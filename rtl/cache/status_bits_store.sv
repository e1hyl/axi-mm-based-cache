==> flow/design.v <==
module status_bits_store #(
    parameter int SET_INDEX = 128,
    parameter int SET_WAY   = 4
)(
    input  logic clk,
    input  logic rst_n,
    input  logic [6:0]  rd_index,
    output logic [1:0]  way_0_status,
    output logic [1:0]  way_1_status,
    output logic [1:0]  way_2_status,
    output logic [1:0]  way_3_status,
    input  logic        wr_en,
    input  logic [6:0]  wr_index,
    input  logic [1:0]  wr_way,
    input  logic [1:0]  new_status
);
    localparam logic [1:0] INVALID = 2'b00;
    logic [1:0] status_array [SET_INDEX-1:0][SET_WAY-1:0];
    always_ff @(posedge clk or negedge rst_n) begin
        if (!rst_n) begin
            for (int i = 0; i < SET_INDEX; i++)
                for (int j = 0; j < SET_WAY; j++)
                    status_array[i][j] <= INVALID;
        end else if (wr_en) begin
            status_array[wr_index][wr_way] <= new_status;
        end
    end
    always_comb begin
        way_0_status = status_array[rd_index][0];
        way_1_status = status_array[rd_index][1];
        way_2_status = status_array[rd_index][2];
        way_3_status = status_array[rd_index][3];
    end
endmodule
# Reports on status_bits_store
# The steps from the RTL of status_bits_store to its reports follow in flow order.
# Line numbers count from 1 in the design file above.
# Operators: Yosys type, input widths -> output width; for muxes data width and select width s.
# Library cell names are shortened.
setup:
  design: "status_bits_store"
  clk_port: "clk"
  library: "sky130hd"
  lib_corner: "tt_025C_1v80"

# Elaborated design
# Source: Yosys, flattened and elaborated. Widths are those after wreduce. Registers that Yosys merges into a memory's read port (data or address) are not register bits. Print and check cells do not count. Equal cells are merged and count once.
op_classes:
  reduce_logical: 517
  add_sub_neg: 7
  n_mux: 4
  n_eq: 2171
ops:
  columns: ["cell", "count"]
  rows:
  - ["$eq 9x9->1 const B", 1024]
  - ["$eq 9x8->1 const B", 512]
  - ["$pmux 2 s512", 3]
  - ["$eq 9x7->1 const B", 256]
  - ["$eq 9x6->1 const B", 128]
  - ["$reduce_and 2->1", 512]
  - ["$eq 9x5->1 const B", 64]
  - ["$eq 7x7->1 const B", 64]
  - ["$eq 9x4->1 const B", 32]
  - ["$pmux 2 s128", 1]
  - ["$eq 7x6->1 const B", 32]
  - ["$eq 9x3->1 const B", 16]
  - ["$eq 7x5->1 const B", 16]
  - ["$eq 9x2->1 const B", 8]
  - ["$eq 7x4->1 const B", 8]
  - ["$logic_not 9->1", 5]
  - ["$eq 9x1->1 const B", 4]
  - ["$eq 7x3->1 const B", 4]
  - ["$add 9x2->9 const B", 2]
  - ["$eq 7x2->1 const B", 2]
  - ["$sub 7x7->7 const A", 2]
  - ["$add 9x1->9 const B", 1]
  - ["$add 9x3->9", 1]
  - ["$eq 7x1->1 const B", 1]
  - ["$sub 2x2->3 const A", 1]
word_totals:
  word_cells: 3211
  output_inout_bits: 8
  regBits: 1024
  inputBits: 21

# Logic depth
# Yosys ltp: most cells in a row. Word level: on the elaborated netlist, between registers, memories and ports. Mapped: between sequential cells and ports; inverters and the memories' decode and read muxes count.
logic_depth:
  depth_word: 4
  abc_area: 0
  depth_mapped: 10
  mapped_depth_nobuf: 6

# Synthesis result
# Yosys stat after the flow's synthesis: flattened, memories mapped to cells. It holds for the ABC_AREA given above (unset counts as 0); a run with the other value may have another netlist.
types:
  columns: ["cell", "count", "area_total_um2"]
  rows:
  - ["dfrtp_1", 1024, 2.56E+04]
  - ["mux2_2", 1041, 1.17E+04]
  - ["nand3_1", 324, 1.62E+03]
  - ["a22oi_1", 210, 1.58E+03]
  - ["nand2_1", 329, 1.23E+03]
  - ["nor2_1", 294, 1.1E+03]
  - ["clkbuf_1", 241, 904.618]
  - ["a222oi_1", 57, 570.547]
  - ["nand4_1", 77, 481.712]
  - ["o22ai_1", 72, 450.432]
  - ["buf_2", 85, 425.408]
  - ["a22o_1", 25, 218.96]
  - ["nor4_1", 34, 212.704]
  - ["a21oi_1", 30, 150.144]
  - ["a32oi_1", 15, 131.376]
  - ["a31oi_1", 19, 118.864]
  - ["nor3_1", 22, 110.106]
  - ["buf_1", 25, 93.84]
# Other cell types: 41; their cells: 161.
synth_totals:
  area_um2: 48111.1
  sequential_area_um2: 25624.6
  flip_flops: 1024
  buf_cells: 367
  mapped_cells: 4085

# Timing after synthesis
# Path of least setup slack by OpenSTA after synthesis, without wires, with an ideal clock, recovery checks aside; 20% of the period is set as input and as output delay. Where synthesis merged equal registers, the netlist keeps one of their names.
synth_path:
  path_type: "input-to-output"
  startpoint: "in rd_index[2]"
  endpoint: "out way_0_status[1]"
  output_delay_ns: 0.582
  t_arrival_ns: 2.253
  stages: 9
  slack_ns: 0.075
  t_required_ns: 2.328
  delay_ns: 1.671
  clock_period_ns: 2.91
  t_first_pin_ns: 0.582
  n_path_buf: 3
  input_delay_ns: 0.582
  synth_period_reached_ns: 2.835
# "delay_ns" is the arrival time less input delay plus setup time.
# A path that ends at an output port has no setup time.
# "stages": output pins that drive a net of the path, with the launching flip-flop's if there is one; two outputs of one cell count as two.
# "synth_period_reached_ns" = period - worst setup slack (recovery checks aside). The figure is calculated, with input and output delays left at 20% of the set period.
# The rows between start and end are the longest chain of elaborated cells between them; the timing report does not say that the signal goes this way. Where chains are equally long, one stands for them.
# Each line given opens the expression or statement behind the cell; cells for indexed reads and writes are added by Yosys, which also makes memories of some case tables.
synth_via:
  cell_sequence: "buf_6 buf_6 and4b_1 buf_4 a222oi_1 a21oi_1 or3_1 nor4_1 nand4_1"
  elab_chain_len: 4
  cone_cells: 515
  classes_between: "add/sub: 2; eq/ne: 511; mux: 1; reduce/logical: 1"
synth_lines:
  columns: ["item", "line_no", "rtl"]
  rows:
  - ["start: declaration", 7, "input  logic [6:0]  rd_index,"]
  - ["$sub 7x7->7", 29, "way_0_status = status_array[rd_index][0];"]
  - ["$add 9x2->9", 29, null]
  - ["$eq 9x9->1", 29, null]
  - ["$pmux 2 s512", 29, null]
  - ["end: declaration", 8, "output logic [1:0]  way_0_status,"]

# Path in the finished layout
# Path of least setup slack in the final report of flow run A (OpenROAD, finished layout, wires in). Where an end is a register, its clock arrival counts in the times.
layout_path:
  path_type: "input-to-output"
  startpoint: "in rd_index[0]"
  endpoint: "out way_1_status[0]"
  n_path_buf: 5
  stages: 11
  clock_period_ns: 4.73
  t_arrival_ns: 3.77
  input_delay_ns: 0.95
  t_first_pin_ns: 0.95
  output_delay_ns: 0.95
  t_required_ns: 3.78
  slack_ns: 0.01
# The rows between start and end are the longest chain of elaborated cells between them; the timing report does not say that the signal goes this way. Where chains are equally long, one stands for them.
layout_via:
  cell_sequence: "buf_2 bufbuf_16 and4b_2 buf_12 buf_8 a222oi_1 o22ai_1 nor3_2 and4_1 nand4_1 buf_2"
  elab_chain_len: 4
  cone_cells: 515
  classes_between: "add/sub: 2; eq/ne: 511; mux: 1; reduce/logical: 1"
layout_lines:
  columns: ["item", "line_no", "rtl"]
  rows:
  - ["start: declaration", 7, "input  logic [6:0]  rd_index,"]
  - ["$sub 7x7->7", 30, "way_1_status = status_array[rd_index][1];"]
  - ["$add 9x2->9", 30, null]
  - ["$eq 9x9->1", 30, null]
  - ["$pmux 2 s512", 30, null]
  - ["end: declaration", 9, "output logic [1:0]  way_1_status,"]

# Stored flow runs of status_bits_store (2 of them; Yosys, OpenROAD, sky130hd). They differ in their settings and are not a sequence. Constraints: input delay and output delay 20% of the set period each, output load 0.01 pF.
# By "timing.achieved_period_ns" is meant the clock period of the run minus its worst setup slack. This is arithmetic on one report: input and output delays are still those of the set period (20% each).
# "power_total_uw": no workload was simulated; the value follows from the tool's default switching activity.
runs:
  - name: "flow run A"
    settings:
      period_ns: 4.73
      CAP_MARGIN: 20
      CORE_MARGIN: 2
      CORE_UTILIZATION: 40
      SLEW_MARGIN: 20
    results:
      synthArea_um2: 48111.1
      timing.setup.ws_ns: 0.013
      cell_area_final_um2: 57174.8
      tns_ns: 0.000
      timing.achieved_period_ns: 4.717
      dieArea_um2: 123068.0
      power_total_uw: 19470
  - name: "flow run B"
    settings:
      period_ns: 1.71
      CORE_UTILIZATION: 56
      SETUP_SLACK_MARGIN: 0.1
      CORE_MARGIN: 5
      CELL_PAD_IN_SITES_GLOBAL_PLACEMENT: 2
      ABC_AREA: 1
      GPL_TIMING_DRIVEN: 1
      GPL_ROUTABILITY_DRIVEN: 0
      CAP_MARGIN: 20
      SLEW_MARGIN: 20
    outcome: "did not finish, placement stopped with GPL-0301"
